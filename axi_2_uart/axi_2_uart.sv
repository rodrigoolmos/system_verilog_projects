==> flow/design.v <==
module physical_uart#(
    parameter int baudrate = 9600,
    parameter int clk_frec = 50000000
)
(
    input logic         clk,
    input logic         arstn,
    input logic         rx,          
    input logic[7:0]    byte_tx,     
    input logic         start_tx,    
    output logic        done_tx,     
    output logic[7:0]   byte_rx,     
    output logic        tx,          
    output logic        new_byte_rx  
    );
    localparam needed_bits = $clog2(clk_frec/baudrate);
    localparam time_bit = clk_frec/baudrate;
    localparam time_start = clk_frec/(2*baudrate);
    localparam time_stop = clk_frec/(4*baudrate);
    logic[needed_bits-1:0] bit_cnt_rx;
    logic[3:0] bit_num_rx;
    logic[1:0] ff_rx;
    logic new_bit;
    logic[needed_bits-1:0] bit_cnt_tx;
    logic[3:0] bit_num_tx;
    logic[7:0] byte_tx_reg;
    typedef enum logic[1:0] {RX_IDLE, RX_START, RX_DATA, RX_STOP} t_state_rx;
    t_state_rx state_rx;
    typedef enum logic[1:0] {TX_IDLE, TX_START, TX_DATA, TX_STOP} t_state_tx;
    t_state_tx state_tx;
    always_ff @(posedge clk or negedge arstn) begin
        if (!arstn) begin
            ff_rx <= 2'b11;
        end else begin
            ff_rx <= {ff_rx[0], rx};
        end
    end
    always_ff @(posedge clk or negedge arstn) begin
        if(!arstn) begin
            state_rx <= RX_IDLE;
            new_byte_rx <= 0;
            byte_rx <= 8'b0;
            bit_cnt_rx <= 0;
            new_bit <= 0;
            bit_num_rx <= 0;
        end else begin
            unique case(state_rx)
                RX_IDLE: begin
                    new_byte_rx <= 0;
                    if(ff_rx[1] == 0)
                        state_rx <= RX_START;
                end
                RX_START: begin
                    if(bit_cnt_rx < time_start) begin
                        bit_cnt_rx <= bit_cnt_rx + 1;
                    end else begin
                        bit_cnt_rx <= 0;
                        state_rx <= RX_DATA;
                    end
                end
                RX_DATA: begin
                    if(bit_cnt_rx < time_bit) begin
                        bit_cnt_rx <= bit_cnt_rx + 1;
                        new_bit <= 0;
                    end else begin
                        bit_cnt_rx <= 0;
                        if (bit_num_rx == 8) begin
                            bit_num_rx <= 0;
                            bit_cnt_rx <= 0;
                            state_rx <= RX_STOP;
                        end else begin
                            new_bit <= 1;
                            byte_rx <= {ff_rx[1], byte_rx[7:1]};
                            bit_num_rx <= bit_num_rx + 1;
                        end
                    end
                end
                RX_STOP: begin
                    if(bit_cnt_rx < time_stop) begin
                        bit_cnt_rx <= bit_cnt_rx + 1;
                    end else begin
                        state_rx <= RX_IDLE;
                        new_byte_rx <= 1;
                        bit_cnt_rx <= 0;
                    end
                end
                default:
                    state_rx <= RX_IDLE;
            endcase
        end
    end
    always_ff @(posedge clk or negedge arstn) begin
        if (!arstn) begin
            bit_cnt_tx <= 0;
            bit_num_tx <= 0;
            state_tx <= TX_IDLE;
            byte_tx_reg <= 0;
            tx <= 1;
        end else begin
            unique case (state_tx)
                TX_IDLE: begin
                    tx <= 1;
                    if(start_tx) begin
                        state_tx <= TX_START;
                        byte_tx_reg <= byte_tx;
                    end
                end
                TX_START: begin
                    tx <= 0;
                    if (bit_cnt_tx < time_bit) begin
                        bit_cnt_tx <= bit_cnt_tx + 1;
                    end else begin
                        bit_cnt_tx <= 0;
                        state_tx <= TX_DATA;
                    end
                end
                TX_DATA: begin
                    tx <= byte_tx_reg[bit_num_tx];
                    if (bit_cnt_tx < time_bit) begin
                        bit_cnt_tx <= bit_cnt_tx + 1;
                    end else begin
                        if (bit_num_tx < 7) begin
                            bit_num_tx <= bit_num_tx + 1;
                        end else begin
                            bit_num_tx <= 0;
                            state_tx <= TX_STOP;
                        end
                        bit_cnt_tx <= 0;
                    end
                end
                TX_STOP: begin
                    tx <= 1;
                    if (bit_cnt_tx < time_bit) begin
                        bit_cnt_tx <= bit_cnt_tx + 1;
                    end else begin
                        bit_cnt_tx <= 0;
                        state_tx <= TX_IDLE;
                    end                    
                end
                default:
                    state_tx <= TX_IDLE;
            endcase
        end
    end
    always_comb done_tx <= state_tx == TX_IDLE;
endmodule
module axi_2_fifo #(
    parameter BASE_ADDR = 8,
    parameter AXI_DATA_WIDTH = 32,
    parameter AXI_ADDR_WIDTH = 32,
    parameter DEPTH = 16     
) (
    input   logic                               S_AXI_ACLK,      
    input   logic                               S_AXI_ARESETN,   
    input   logic [AXI_ADDR_WIDTH-1 : 0]        S_AXI_AWADDR,    
    input   logic [2 : 0]                       S_AXI_AWPROT,    
    input   logic                               S_AXI_AWVALID,   
    output  logic                               S_AXI_AWREADY,   
    input   logic [AXI_DATA_WIDTH-1 : 0]        S_AXI_WDATA,     
    input   logic [(AXI_DATA_WIDTH/8)-1 : 0]    S_AXI_WSTRB,     
    input   logic                               S_AXI_WVALID,    
    output  logic                               S_AXI_WREADY,    
    output  logic [1 : 0]                       S_AXI_BRESP,     
    output  logic                               S_AXI_BVALID,    
    input   logic                               S_AXI_BREADY,    
    input   logic [AXI_ADDR_WIDTH-1 : 0]        S_AXI_ARADDR,    
    input   logic [2 : 0]                       S_AXI_ARPROT,    
    input   logic                               S_AXI_ARVALID,   
    output  logic                               S_AXI_ARREADY,   
    output  logic [AXI_DATA_WIDTH-1 : 0]        S_AXI_RDATA,     
    output  logic [1 : 0]                       S_AXI_RRESP,     
    output  logic                               S_AXI_RVALID,    
    input   logic                               S_AXI_RREADY,    
    input  logic                                read_fifo_tx,
    output logic                                empty_tx,
    output logic                                almost_empty_tx,
    output logic [AXI_DATA_WIDTH-1:0]           fifo_r_data_tx,
    input  logic                                write_fifo_rx,
    output logic                                full_rx,
    output logic                                almost_full_rx,
    input  logic [AXI_DATA_WIDTH-1:0]           fifo_w_data_rx
);
    localparam ADDR_READ_TX_STATUS  = 2'b00;
    localparam ADDR_WRITE_TX        = 2'b00;
    localparam ADDR_READ_RX_STATUS  = 2'b01;
    localparam ADDR_READ_RX_DATA    = 2'b10;
    localparam N_REGS_ADDR          = 3;
    logic[AXI_DATA_WIDTH-1:0]   regs_tx[DEPTH-1:0];
    logic[$clog2(DEPTH)-1:0]    index_write_tx;
    logic[$clog2(DEPTH)-1:0]    index_read_tx;
    logic[$clog2(DEPTH):0]      size_fifo_tx;
    logic                       almost_full_tx;
    logic                       full_tx;
    logic                       write_fifo_tx;
    logic[AXI_DATA_WIDTH-1:0]   regs_rx[DEPTH-1:0];
    logic[$clog2(DEPTH)-1:0]    index_write_rx;
    logic[$clog2(DEPTH)-1:0]    index_read_rx;
    logic[$clog2(DEPTH):0]      size_fifo_rx;
    logic                       almost_empty_rx;
    logic                       empty_rx;
    logic                       read_fifo_rx;
    always_ff @(posedge S_AXI_ACLK or negedge S_AXI_ARESETN) begin
        if (!S_AXI_ARESETN) begin
            index_write_rx <= 0;
            for (int i=0; i<DEPTH; ++i)
                regs_rx[i] <= 0;
        end else begin
            if (write_fifo_rx & ~full_rx) begin
                index_write_rx <= index_write_rx + 1;
                regs_rx[index_write_rx] <= fifo_w_data_rx;
            end
        end
    end
    always_ff @(posedge S_AXI_ACLK or negedge S_AXI_ARESETN) begin
        if (!S_AXI_ARESETN) begin
            index_read_rx <= 0;
        end else begin
            if (read_fifo_rx & ~empty_rx) begin
                index_read_rx <= index_read_rx + 1;
            end
        end
    end
    always_ff @(posedge S_AXI_ACLK or negedge S_AXI_ARESETN) begin
        if (!S_AXI_ARESETN) begin
            size_fifo_rx <= DEPTH;
        end else begin
            case ({write_fifo_rx & ~full_rx, read_fifo_rx & ~empty_rx})
                2'b10: size_fifo_rx <= size_fifo_rx - 1;
                2'b01: size_fifo_rx <= size_fifo_rx + 1;
                default: size_fifo_rx <= size_fifo_rx;
            endcase        
        end
    end
    always_comb begin
        full_rx = size_fifo_rx == 0;
        almost_full_rx = size_fifo_rx == 1;
        empty_rx = size_fifo_rx == DEPTH;
        almost_empty_rx = size_fifo_rx == DEPTH - 1;
    end
    always_comb read_fifo_rx = S_AXI_RVALID & S_AXI_RREADY & (S_AXI_ARADDR[3:2] == ADDR_READ_RX_DATA);
    always_ff @(posedge S_AXI_ACLK or negedge S_AXI_ARESETN) begin
        if (!S_AXI_ARESETN) begin
            index_write_tx <= 0;  
            for (int i=0; i<DEPTH; ++i)
                regs_tx[i] <= 0;
        end else if (write_fifo_tx & ~full_tx) begin
            index_write_tx <= index_write_tx + 1;
            regs_tx[index_write_tx] <= S_AXI_WDATA;
        end
    end
    always_ff @(posedge S_AXI_ACLK or negedge S_AXI_ARESETN) begin
        if (!S_AXI_ARESETN) begin
            index_read_tx <= 0;
        end else if (read_fifo_tx & ~empty_tx) begin
            index_read_tx <= index_read_tx + 1;
        end
    end
    always_ff @(posedge S_AXI_ACLK or negedge S_AXI_ARESETN) begin
        if (!S_AXI_ARESETN) begin
            size_fifo_tx <= DEPTH;
        end else begin
            case ({write_fifo_tx & ~full_tx, read_fifo_tx & ~empty_tx})
                2'b10: size_fifo_tx <= size_fifo_tx - 1;
                2'b01: size_fifo_tx <= size_fifo_tx + 1;
                default: size_fifo_tx <= size_fifo_tx;
            endcase        
        end
    end
    always_comb begin
        full_tx = size_fifo_tx == 0;
        almost_full_tx = size_fifo_tx == 1;
        empty_tx = size_fifo_tx == DEPTH;
        almost_empty_tx = size_fifo_tx == DEPTH - 1;
    end
    always_comb fifo_r_data_tx = regs_tx[index_read_tx];
    always_ff @(posedge S_AXI_ACLK or negedge S_AXI_ARESETN) begin
        if (!S_AXI_ARESETN) begin
            S_AXI_AWREADY <= 0;
            S_AXI_WREADY <= 0;
        end else begin
            if(S_AXI_WVALID && S_AXI_AWVALID && !S_AXI_AWREADY && !S_AXI_WREADY) begin
                S_AXI_AWREADY <= 1;
                S_AXI_WREADY <= 1;
            end else begin
                S_AXI_AWREADY <= 0;
                S_AXI_WREADY <= 0;
            end
        end  
    end
    always_comb write_fifo_tx = S_AXI_AWREADY & S_AXI_WREADY & (S_AXI_AWADDR[3:2] == ADDR_WRITE_TX);
    always_ff @(posedge S_AXI_ACLK or negedge S_AXI_ARESETN) begin
        if (!S_AXI_ARESETN) begin
            S_AXI_ARREADY <= 0;
            S_AXI_RVALID <= 0;
        end else begin
            if(S_AXI_RREADY && S_AXI_ARVALID && !S_AXI_ARREADY && !S_AXI_RVALID ) begin
                S_AXI_ARREADY <= 1;
                S_AXI_RVALID <= 1;
            end else begin
                S_AXI_ARREADY <= 0;
                S_AXI_RVALID <= 0;
            end
        end  
    end
    always_comb begin
        if (S_AXI_RVALID & S_AXI_RREADY) begin
            case (S_AXI_ARADDR[3:2])
                ADDR_READ_TX_STATUS: S_AXI_RDATA = {{28{1'b0}}, full_tx, almost_full_tx, empty_tx, almost_empty_tx};
                ADDR_READ_RX_STATUS: S_AXI_RDATA = {{28{1'b0}}, full_rx, almost_full_rx, empty_rx, almost_empty_rx};
                ADDR_READ_RX_DATA:   S_AXI_RDATA = regs_rx[index_read_rx];
                default: S_AXI_RDATA = 0;
            endcase
        end else begin
            S_AXI_RDATA = 0;
        end
    end
    always_ff @(posedge S_AXI_ACLK or negedge S_AXI_ARESETN) begin
        if (!S_AXI_ARESETN) begin
          S_AXI_BVALID <= 1'b0;
          S_AXI_BRESP  <= 2'b00;
        end else begin
          if (write_fifo_tx && !S_AXI_BVALID) begin
            S_AXI_BVALID <= 1'b1;
            S_AXI_BRESP  <= 2'b00;
          end else if (S_AXI_BVALID && S_AXI_BREADY) begin
            S_AXI_BVALID <= 1'b0;
          end
        end
    end
    always_comb S_AXI_RRESP = 2'b00;
endmodule
module axi_2_uart #(
    parameter BASE_ADDR = 0,
    parameter FIFO_DEPTH = 16,
    parameter baudrate = 9600,
    parameter clk_frec = 50000000
) (
    input   logic                               S_AXI_ACLK,      
    input   logic                               S_AXI_ARESETN,   
    input   logic [3 : 0]                       S_AXI_AWADDR,    
    input   logic [2 : 0]                       S_AXI_AWPROT,    
    input   logic                               S_AXI_AWVALID,   
    output  logic                               S_AXI_AWREADY,   
    input   logic [31 : 0]                      S_AXI_WDATA,     
    input   logic [3 : 0]                       S_AXI_WSTRB,     
    input   logic                               S_AXI_WVALID,    
    output  logic                               S_AXI_WREADY,    
    output  logic [1 : 0]                       S_AXI_BRESP,     
    output  logic                               S_AXI_BVALID,    
    input   logic                               S_AXI_BREADY,    
    input   logic [3 : 0]                       S_AXI_ARADDR,    
    input   logic [2 : 0]                       S_AXI_ARPROT,    
    input   logic                               S_AXI_ARVALID,   
    output  logic                               S_AXI_ARREADY,   
    output  logic [31 : 0]                      S_AXI_RDATA,     
    output  logic [1 : 0]                       S_AXI_RRESP,     
    output  logic                               S_AXI_RVALID,    
    input   logic                               S_AXI_RREADY,    
    input  logic                                rx,
    output logic                                tx
);
    logic[7:0] byte_2_send;
    logic[7:0] byte_recived;
    logic send_byte;
    logic done_tx;
    logic new_byte_rx;
    physical_uart  #(
        .baudrate(baudrate),
        .clk_frec(clk_frec)
    )physical_uart_inst
    (
        .clk(S_AXI_ACLK),
        .arstn(S_AXI_ARESETN),
        .rx(rx),
        .byte_tx(byte_2_send),
        .start_tx(send_byte),
        .done_tx(done_tx),
        .byte_rx(byte_recived),
        .tx(tx),
        .new_byte_rx(new_byte_rx)
    );
    axi_2_fifo #(
        .BASE_ADDR(BASE_ADDR),
        .AXI_DATA_WIDTH(8),
        .AXI_ADDR_WIDTH(32),
        .DEPTH(FIFO_DEPTH)
    )axi_2_fifo_inst
    (
        .S_AXI_ACLK(S_AXI_ACLK),
        .S_AXI_ARESETN(S_AXI_ARESETN),
        .S_AXI_AWADDR(S_AXI_AWADDR),
        .S_AXI_AWPROT(S_AXI_AWPROT),
        .S_AXI_AWVALID(S_AXI_AWVALID),
        .S_AXI_AWREADY(S_AXI_AWREADY),
        .S_AXI_WDATA(S_AXI_WDATA),
        .S_AXI_WSTRB(S_AXI_WSTRB),
        .S_AXI_WVALID(S_AXI_WVALID),
        .S_AXI_WREADY(S_AXI_WREADY),
        .S_AXI_BRESP(S_AXI_BRESP),
        .S_AXI_BVALID(S_AXI_BVALID),
        .S_AXI_BREADY(S_AXI_BREADY),
        .S_AXI_ARADDR(S_AXI_ARADDR),
        .S_AXI_ARPROT(S_AXI_ARPROT),
        .S_AXI_ARVALID(S_AXI_ARVALID),
        .S_AXI_ARREADY(S_AXI_ARREADY),
        .S_AXI_RDATA(S_AXI_RDATA),
        .S_AXI_RRESP(S_AXI_RRESP),
        .S_AXI_RVALID(S_AXI_RVALID),
        .S_AXI_RREADY(S_AXI_RREADY),
        .read_fifo_tx(send_byte),
        .empty_tx(empty_tx),
        .almost_empty_tx(),              
        .fifo_r_data_tx(byte_2_send),
        .write_fifo_rx(new_byte_rx),
        .full_rx(),                      
        .almost_full_rx(),               
        .fifo_w_data_rx(byte_recived)
    );
    always_comb send_byte = done_tx & ~empty_tx;
endmodule
Tool chain data of axi_2_uart
Tool output for the design above, in the order of the flow. Line numbers count from 1 in the design file above. Cell names lack the library's common part. A cell with - has no value.

Design top: axi_2_uart. Clock input: S_AXI_ACLK. Library: sky130hd. Library corner: tt_025C_1v80.

Elaborated design
Source: Yosys, flattened and elaborated. Widths are those after wreduce. Registers that Yosys merges into a memory's read port (data or address) are not register bits. Print and check cells do not count.

The figure for word-level cells is 277. For bits of input ports the number is 58. Under bits in registers stands 343. The entry for output and inout port bits reads 42.

The entry for add/sub/neg operators reads 12. The figure for equal/unequal tests is 89. Reduce/logical cells: 70. The entry for magnitude comparators reads 5. The entry for bitwise operators reads 15. Under shift-type cells stands 1. The figure for mux-type cells is 33.

Operator list (number): 8-bit parallel mux with 16-bit select (2); 4-bit == test (second input constant) (33); 2-bit AND reduction (36); 13-bit 2-to-1 mux (5); 4-bit by 3-bit == test with 1-bit output (second input constant) (16); 13-bit parallel mux with 3-bit select (1); 4-bit by 2-bit == test with 1-bit output (second input constant) (8); 13-bit by 1-bit adder with 13-bit output (second input constant) (2); 13-bit < comparator (second input constant) (2); 4-bit by 1-bit adder with 4-bit output (second input constant) (6); 8-bit parallel mux with 3-bit select (1); 2-bit 2-to-1 mux (10); 5-bit parallel mux with 2-bit select (2); 2-bit inequality test (second input constant) (9); 4-bit by 1-bit == test with 1-bit output (second input constant) (4); 4-bit logical NOT (4); 2-bit parallel mux with 4-bit select (2); 2-bit == test (second input constant) (7); 13-bit by 11-bit < comparator with 1-bit output (second input constant) (1); 13-bit by 12-bit < comparator with 1-bit output (second input constant) (1); 6-bit AND reduction (2); 2-bit by 1-bit == test with 1-bit output (second input constant) (5); 5-bit by 1-bit adder with 5-bit output (second input constant) (2); 5-bit by 1-bit subtractor with 5-bit output (second input constant) (2); 5-bit by 1-bit == test with 1-bit output (second input constant) (2); 5-bit by 4-bit == test with 1-bit output (second input constant) (2); 5-bit == test (second input constant) (2); 5-bit logical NOT (2).

Other operator kinds: 19; their cells: 54.

Depth
Yosys ltp: most cells in a row. Word level: on the elaborated netlist, between registers, memories and ports. Mapped: between sequential cells and ports; inverters and the memories' decode and read muxes count.

For depth in word-level cells the number is 6. The figure for ABC_AREA is 0. Under mapped depth stands 12. For gate-level depth less buffers the number is 11.

Synthesis result
Source: synth_stat.txt of the flow (Yosys; design flattened, memories mapped). It holds for the ABC_AREA given above (unset counts as 0); a run with the other value may have another netlist.

Cell types: dfrtp_1 (number 340, area in all 8508.16 um^2); mux2_2 (number 269, area in all 3.03E+03 um^2); ha_1 (number 29, area in all 362.848 um^2); nand2_1 (number 82, area in all 307.795 um^2); a222oi_1 (number 26, area in all 260.25 um^2); buf_4 (number 31, area in all 232.723 um^2); o21ai_0 (number 45, area in all 225.216 um^2); a21oi_1 (number 43, area in all 215.206 um^2); clkbuf_1 (number 55, area in all 206.448 um^2); mux4_2 (number 9, area in all 202.694 um^2); dfstp_2 (number 7, area in all 183.926 um^2); nand3_1 (number 35, area in all 175.168 um^2); xnor2_1 (number 19, area in all 166.41 um^2); nor2_1 (number 43, area in all 161.405 um^2); inv_1 (number 39, area in all 146.39 um^2); mux2i_1 (number 14, area in all 140.134 um^2); a221oi_1 (number 15, area in all 131.376 um^2); a22oi_1 (number 17, area in all 127.622 um^2).

Other cell types: 62; their cells: 257.

Chip area (Yosys): 16813.6 um^2. For standard cells after synthesis the number is 1375. Under flip-flops stands 347.

By module: a second synthesis without flattening, with its own total; a netlist apart from the flattened one above.

Cell total of the unflattened synthesis: 1445. The entry for area total of the unflattened synthesis reads 17159.0 um^2.

Rows give one instance, submodules left out.

Modules: axi_2_fifo (times used 1, cells 1106, area 13859.5 um^2); physical_uart (times used 1, cells 313, area 3101.7 um^2); axi_2_uart (times used 1, cells 26, area 197.7 um^2).

Path before layout
Source: OpenSTA report_checks on the synthesized netlist (no wires, ideal clock, input and output delay 20% of the period each), path of least setup slack; recovery checks are left aside. Register names are those of the netlist, which keeps one name where synthesis merged equal registers.

Path type: flip-flop to output port. Start point: register axi_2_fifo_inst.index_read_rx[0]. End point: output S_AXI_RDATA[3]. The figure for output delay is 0.852 ns. The figure for delay of the path is 2.063 ns. For arrival time the number is 2.063 ns. Period: 4.26 ns. For driving pins on the path the number is 9. Under path slack stands 1.345 ns. Time at the first pin: 0.000 ns. The entry for buffers on the path reads 3. The entry for synthesis period reached reads 2.915 ns.

"delay of the path" is the arrival time less input delay plus setup time. A path that ends at an output port has no setup time. "driving pins on the path" counts driving pins, that of a launching flip-flop among them; a cell with two outputs on the path counts twice. "synthesis period reached" = period - worst setup slack (recovery checks aside). The figure is calculated, with input and output delays left at 20% of the set period. The rows between start and end are the longest chain of elaborated cells between them; the timing report does not say that the signal goes this way. Where chains are equally long, one stands for them. A line is the first line of the expression or statement that the cell stems from. Yosys adds cells for indexed reads and writes and turns some case tables into memories.

Cell sequence: dfrtp_1 inv_1 ha_1 clkbuf_1 clkbuf_1 buf_1 a311oi_1 a31o_2 a21oi_1. The entry for length of the longest elaborated chain reads 4. The figure for elaborated cells on any way between the ends is 19. Under source lines of those cells stands 3. Those cells by class: eq/ne: 15; mux: 3; reduce/logical: 1.

Ends and longest elaborated chain, after synthesis: start: declaration (line 197) `logic[$clog2(DEPTH)-1:0]    index_read_rx;`; start: assignment (line 216) `index_read_rx <= 0;`; start: assignment (line 219) `index_read_rx <= index_read_rx + 1;`; 4-bit == test (line 310) `ADDR_READ_RX_DATA:   S_AXI_RDATA = regs_rx[index_read_rx];`; 8-bit parallel mux with 16-bit select (line 310); 8-bit parallel mux with 3-bit select (line 307) `case (S_AXI_ARADDR[3:2])`; 8-bit 2-to-1 mux (line 306) `if (S_AXI_RVALID & S_AXI_RREADY) begin`; end: declaration (line 355) `output  logic [31 : 0]                      S_AXI_RDATA,`.

Path in the finished layout
Path of least setup slack in the final report of flow run A (OpenROAD, finished layout, wires in). Where an end is a register, its clock arrival counts in the times.

Path type: flip-flop to output port. Start point: register axi_2_fifo_inst.index_read_rx[0]. End point: output S_AXI_RDATA[1]. For driving pins on the path the number is 10. The figure for output delay is 0.39 ns. Period: 1.96 ns. Time at the first pin: 0.56 ns. The entry for buffers on the path reads 3. Under path slack stands -1.04 ns. For arrival time the number is 2.61 ns.

The rows between start and end are the longest chain of elaborated cells between them; the timing report does not say that the signal goes this way. Where chains are equally long, one stands for them.

Cell sequence: dfrtp_2 inv_2 buf_4 ha_4 or3_4 buf_6 nor4b_4 o21ai_1 a22o_1 buf_2. The entry for length of the longest elaborated chain reads 4. The figure for elaborated cells on any way between the ends is 19. Under source lines of those cells stands 3. Those cells by class: eq/ne: 15; mux: 3; reduce/logical: 1.

Ends and longest elaborated chain, post-layout: start: declaration (line 197) `logic[$clog2(DEPTH)-1:0]    index_read_rx;`; start: assignment (line 216) `index_read_rx <= 0;`; start: assignment (line 219) `index_read_rx <= index_read_rx + 1;`; 4-bit == test (line 310) `ADDR_READ_RX_DATA:   S_AXI_RDATA = regs_rx[index_read_rx];`; 8-bit parallel mux with 16-bit select (line 310); 8-bit parallel mux with 3-bit select (line 307) `case (S_AXI_ARADDR[3:2])`; 8-bit 2-to-1 mux (line 306) `if (S_AXI_RVALID & S_AXI_RREADY) begin`; end: declaration (line 355) `output  logic [31 : 0]                      S_AXI_RDATA,`.

Add stored flow runs of axi_2_uart

axi_2_uart through Yosys and OpenROAD on sky130hd: 2 stored runs, unordered, with their settings and measured results. The constraints put input and output delay at 20% of the set period each and load the outputs with 0.01 pF. By "period achieved" is meant the clock period of the run minus its worst setup slack. This is arithmetic on one report: input and output delays are still those of the set period (20% each). "worst path time" = time allowed to the worst setup path (clock period - input delay - output delay, where it has them) - its slack; a late launch clock adds to it, a late capture clock takes from it. "total power after layout" rests on the timing tool's default activity at the inputs, not on a simulated workload.

Flow run A has these settings: period_ns 1.96; CORE_UTILIZATION 24; SETUP_SLACK_MARGIN 0.26; PLACE_DENSITY_LB_ADDON 0.25; GPL_TIMING_DRIVEN 1; CAP_MARGIN 5; MIN_ROUTING_LAYER met2; CORE_MARGIN 2; SLEW_MARGIN 20. The measured synthesized cell area is 16813.6 um^2. The die outline area reads 72188.9 um^2. The area of the standard cells in the finished layout comes to 23276.1 um^2. For the post-route utilization the run shows 33.4 %. The setup slack of the worst path is -1.045 ns. The summed negative setup slack reads -61.972 ns. The total power after layout is 18383 µW. The period achieved reads 3.005 ns. The worst path time stands at 2.61 ns. Worst setup path kind: flip-flop to output port.

Flow run B has these settings: period_ns 3.34; CORE_UTILIZATION 57; PLACE_DENSITY_LB_ADDON 0.02; CORE_ASPECT_RATIO 0.8; CORE_MARGIN 6; ABC_AREA 0; GPL_TIMING_DRIVEN 0; CAP_MARGIN 0; MIN_ROUTING_LAYER met2; SLEW_MARGIN 20. The measured synthesized cell area is 16813.6 um^2. The die outline area reads 33788.8 um^2. The area of the standard cells in the finished layout comes to 19697.6 um^2. For the post-route utilization the run shows 68.8 %. The setup slack of the worst path is -0.010 ns. The summed negative setup slack reads -0.019 ns. The total power after layout is 10670 µW. The period achieved reads 3.350 ns. The worst path time stands at 2.68 ns. Worst setup path kind: flip-flop to output port.
